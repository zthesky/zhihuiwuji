==> flow/design.v <==
`timescale 1ns / 1ps
module SpiSlave16Bits_S (
    input flag,
    input SCLK,
    input SDI,
    output reg [7:0] inc_length,
    output reg [7:0] inc_width,
    output reg done,
    output [3:0] step_de
);
assign step_de = step;
reg [15:0] Read_buffer = 0;
reg [4:0] step = 0;
reg VS_delay;
always@(posedge SCLK or negedge flag)
  begin
  if(!flag)
  begin
    step<=0;
    done <= 0;
  end
  else
    begin
  if(step<=15)begin
    step <= step+1'b1;
    Read_buffer[step]<=SDI;
  end
  else if(step==19)
    begin
      step <= 0;
      inc_length <= Read_buffer[15:8];
      inc_width <= Read_buffer[7:0];
      done <= 1;
    end
  else
    step <= step+1'b1;
  end
end
endmodule
# Tool chain data of SpiSlave16Bits_S
# The steps from the RTL of SpiSlave16Bits_S to its reports follow in flow order.
# Line numbers count from 1 in the design file above.
# Cell names lack the library's common part.
# The mark -- stands for no value.
dict set report design {
  top {SpiSlave16Bits_S}
  clk_port {SCLK}
  lib {sky130hd}
  pvt_corner {tt_025C_1v80}
}

# Word-level counts
# Source: Yosys, flattened and elaborated, memories not mapped. Widths are those after wreduce. Registers that Yosys merges into a memory's read port (data or address) are not register bits. Print and check cells do not count. Equal cells are merged and count once.
dict set report word_totals {
  regBits 38
  in_bits 3
  out_inout_bits 21
  wordCells 20
}
dict set report classes {
  n_addsub 2
  cmp 1
  equal 1
  shifts 2
  muxes 2
  logic 4
  reduce_and_logical 3
}
# operator n
set ops {}
lappend ops {{1-bit by 6-bit variable shift with 16-bit output} 1}
lappend ops {{1-bit by 6-bit variable shift with 16-bit output (first input constant)} 1}
lappend ops {{16-bit bitwise AND} 1}
lappend ops {{16-bit bitwise OR} 1}
lappend ops {{16-bit NOT} 1}
lappend ops {{5-bit 2-to-1 mux} 2}
lappend ops {{5-bit negator with 6-bit output} 1}
lappend ops {{5-bit by 1-bit adder with 5-bit output (second input constant)} 1}
lappend ops {{5-bit by 4-bit less-or-equal comparator with 1-bit output (second input constant)} 1}
lappend ops {{5-bit equality test (second input constant)} 1}
lappend ops {{2-bit AND reduction} 2}
lappend ops {{3-bit AND reduction} 1}
lappend ops {{1-bit NOT} 1}

# Longest topological paths
# Yosys ltp: most cells in a row. Word level: on the elaborated netlist, between registers, memories and ports. Mapped: between sequential cells and ports; inverters and the memories' decode and read muxes count.
dict set report depth {
  depth_word 5
  ABC_AREA 1
  mapped_depth 10
  mapped_depth_nobuf 10
}

# Synthesis result
# Source: synth_stat.txt of the flow (Yosys; design flattened, memories mapped). It holds for the ABC_AREA given above (unset counts as 0); a run with the other value may have another netlist.
# Totals and module areas in this step are rounded.
dict set report mapped {
  cells 191
  area_mm2 0.0019
  sequential_area_mm2 0.00111
  ff_cells 38
  buf_cells 9
}
# cell_type n type_area_um2
set by_type {}
lappend by_type {edfxtp_1 32 960.922}
lappend by_type {nand2_1 54 202.694}
lappend by_type {dfrtp_1 6 150.144}
lappend by_type {nand3_1 19 95.091}
lappend by_type {inv_1 18 67.565}
lappend by_type {nor2_1 17 63.811}
lappend by_type {ha_1 5 62.56}
lappend by_type {buf_6 4 45.043}
lappend by_type {buf_4 5 37.536}
lappend by_type {nand4_1 5 31.28}
lappend by_type {nand2_4 2 22.522}
lappend by_type {nor2_4 2 22.522}
lappend by_type {nand3_2 2 20.019}
lappend by_type {nand2_2 3 18.768}
lappend by_type {or2_2 2 12.512}
lappend by_type {a21oi_1 2 10.01}
lappend by_type {nor3_1 2 10.01}
lappend by_type {nor3_2 1 10.01}
# Not listed: further types 8, cells in them 10.

# Worst setup path after synthesis
# Source: OpenSTA report_checks on the synthesized netlist (no wires, ideal clock, input and output delay 20% of the period each), path of least setup slack; recovery checks are left aside. Register names are those of the netlist, which keeps one name where synthesis merged equal registers.
dict set report synth_timing {
  path_type {register to register}
  startpoint {register step[0]}
  endpoint {register inc_length[0]}
  clock_period_ns 5.15
  setup_time_ns 0.389
  t_first_pin_ns 0.000
  t_arrival_ns 2.022
  required_ns 4.761
  slack_ns 2.740
  delay_ns 2.411
  driving_pins 7
  n_path_buf 0
  synth_period_reached_ns 2.41
}
# "delay_ns" is the arrival time less input delay plus setup time.
# "driving_pins" counts driving pins, that of a launching flip-flop among them; a cell with two outputs on the path counts twice.
# "synth_period_reached_ns" is the clock period less the worst setup slack; recovery checks do not enter. This is arithmetic on one report: input and output delays are still those of the set period (20% each).
# Between the ends stands the longest chain of elaborated cells between them, by number of cells; it is not shown to be the way that was timed. Of several equally long chains one is given.
# A line is the first line of the expression or statement that the cell stems from. Yosys adds cells for indexed reads and writes and turns some case tables into memories.
# A register here has more assigning lines than the two given.
dict set report synth_via {
  cell_sequence {dfrtp_1 ha_1 nand2_1 nor2_1 ha_1 or2_2 nor2_1}
  elab_chain_cells 3
  cone_cells 4
  cone_lines 2
  classes_between {compare (1); eq/ne (1); logic (1); reduce/logical (1)}
}
# element line_no
set synth_rtl {}
lappend synth_rtl {{from (decl)} 13} ;# reg [4:0] step = 0;
lappend synth_rtl {{from (assign)} 25} ;# step <= step+1'b1;
lappend synth_rtl {{from (assign)} 36} ;# step <= step+1'b1;
lappend synth_rtl {{5-bit by 4-bit less-or-equal comparator with 1-bit output} 24} ;# if(step<=15)begin
lappend synth_rtl {{1-bit NOT} --}
lappend synth_rtl {{3-bit AND reduction} --}
lappend synth_rtl {{to (assign)} 31} ;# inc_length <= Read_buffer[15:8];
lappend synth_rtl {{to (decl)} 6} ;# output reg [7:0] inc_length,

# Timing after layout
# From the final timing report of run A: the path of least setup slack in the routed layout; clock arrival at registers is part of the times.
dict set report layout_timing {
  path_type {register to register}
  startpoint {register step[0]}
  endpoint {register inc_length[0]}
  clock_period_ns 4.24
  setup_time_ns 0.28
  t_first_pin_ns 0.33
  t_arrival_ns 2.62
  required_ns 4.28
  slack_ns 1.66
  driving_pins 8
  n_path_buf 1
}
# Between the ends stands the longest chain of elaborated cells between them, by number of cells; it is not shown to be the way that was timed. Of several equally long chains one is given.
# A register here has more assigning lines than the two given.
dict set report layout_via {
  cell_sequence {dfrtp_1 ha_1 nand2_1 nor2_1 ha_1 or2_2 nor2_1 buf_4}
  elab_chain_cells 3
  cone_cells 4
  cone_lines 2
  classes_between {compare (1); eq/ne (1); logic (1); reduce/logical (1)}
}
# element line_no
set layout_rtl {}
lappend layout_rtl {{from (decl)} 13} ;# reg [4:0] step = 0;
lappend layout_rtl {{from (assign)} 25} ;# step <= step+1'b1;
lappend layout_rtl {{from (assign)} 36} ;# step <= step+1'b1;
lappend layout_rtl {{5-bit by 4-bit less-or-equal comparator with 1-bit output} 24} ;# if(step<=15)begin
lappend layout_rtl {{1-bit NOT} --}
lappend layout_rtl {{3-bit AND reduction} --}
lappend layout_rtl {{to (assign)} 31} ;# inc_length <= Read_buffer[15:8];
lappend layout_rtl {{to (decl)} 6} ;# output reg [7:0] inc_length,

# Flow runs of SpiSlave16Bits_S

Measured data: module SpiSlave16Bits_S, platform sky130hd, 2 stored runs of the flow under differing settings, order arbitrary. Input and output delays are each 20% of the period that was set; the output load is 0.01 pF.
"clock_period_reached_ns" is the run's clock period less its worst setup slack. It is reckoned from that one timing run; input and output delays stay at 20% of the period that was set.
"worst_path_ns" = time allowed to the worst setup path (clock period - input delay - output delay, where it has them) - its slack; a late launch clock adds to it, a late capture clock takes from it.
"power_mw": no workload was simulated; the value follows from the tool's default switching activity.
Measured values are rounded.

[flow] run A: files
==> flow/run.sh <==
#!/bin/bash
# the make line also repeats the synthesis and layout settings of config.mk as NAME=value (left out here)
make -C /OpenROAD-flow-scripts/flow DESIGN_CONFIG=/design/flow/config.mk WORK_HOME=/design/flow/orfs CLKGATE_MAP_FILE= finish
==> flow/config.mk <==
export PLATFORM = sky130hd
export DESIGN_NAME = SpiSlave16Bits_S
export DESIGN_NICKNAME = SpiSlave16Bits_S
export VERILOG_FILES = /design/flow/design.v
export SDC_FILE = /design/flow/constraint.sdc
export NUM_CORES = 4
export LEC_CHECK = 0
export ABC_AREA = 1
export CAP_MARGIN = 30
export CELL_PAD_IN_SITES_GLOBAL_PLACEMENT = 0
export CORE_MARGIN = 3
export CORE_UTILIZATION = 55
export HOLD_SLACK_MARGIN = -0.0
export PLACE_DENSITY_LB_ADDON = 0.13
export SLEW_MARGIN = 20
==> flow/constraint.sdc <==
create_clock -name core_clock -period 4.24 [get_ports {SCLK}]
set_input_delay 0.8480 -clock core_clock [delete_from_list [all_inputs] [get_ports {SCLK}]]
set_output_delay 0.8480 -clock core_clock [all_outputs]
set_load 0.01 [all_outputs]

[flow] run A: metrics
[metrics] timing.setup.tns_ns = 0.000
[metrics] power_mw = 0.670
[metrics] design.die.area_mm2 = 0.0042
[metrics] synth_area_mm2 = 0.0019
[metrics] final_setup_ws_ns = 1.66
[metrics] clock_period_reached_ns = 2.576
[metrics] finish.stdcell_area_mm2 = 0.00219
[metrics] hold_worst_slack_ns = 0.461
[metrics] util_pct = 69.1
[metrics] worst_path_ns = 2.58
[metrics] timing.worst_path_kind = register to register

[flow] run B: files
==> flow/run.sh <==
#!/bin/bash
# the make line also repeats the synthesis and layout settings of config.mk as NAME=value (left out here)
make -C /OpenROAD-flow-scripts/flow DESIGN_CONFIG=/design/flow/config.mk WORK_HOME=/design/flow/orfs CLKGATE_MAP_FILE= finish
==> flow/config.mk <==
export PLATFORM = sky130hd
export DESIGN_NAME = SpiSlave16Bits_S
export DESIGN_NICKNAME = SpiSlave16Bits_S
export VERILOG_FILES = /design/flow/design.v
export SDC_FILE = /design/flow/constraint.sdc
export NUM_CORES = 4
export LEC_CHECK = 0
export ABC_AREA = 1
export CAP_MARGIN = 30
export CORE_ASPECT_RATIO = 1.84
export CORE_MARGIN = 2
export CORE_UTILIZATION = 47
export MAX_ROUTING_LAYER = met4
export PLACE_DENSITY = 0.44
export SLEW_MARGIN = 20
==> flow/constraint.sdc <==
create_clock -name core_clock -period 2.33 [get_ports {SCLK}]
set_input_delay 0.4660 -clock core_clock [delete_from_list [all_inputs] [get_ports {SCLK}]]
set_output_delay 0.4660 -clock core_clock [all_outputs]
set_load 0.01 [all_outputs]

[flow] run B: metrics
[metrics] timing.setup.tns_ns = 0.000
[metrics] power_mw = 1.44
[metrics] design.die.area_mm2 = 0.0046
[metrics] synth_area_mm2 = 0.0019
[metrics] final_setup_ws_ns = 0.258
[metrics] clock_period_reached_ns = 2.072
[metrics] finish.stdcell_area_mm2 = 0.00228
[metrics] hold_worst_slack_ns = 0.449
[metrics] util_pct = 58.2
[metrics] worst_path_ns = 2.07
[metrics] timing.worst_path_kind = register to register
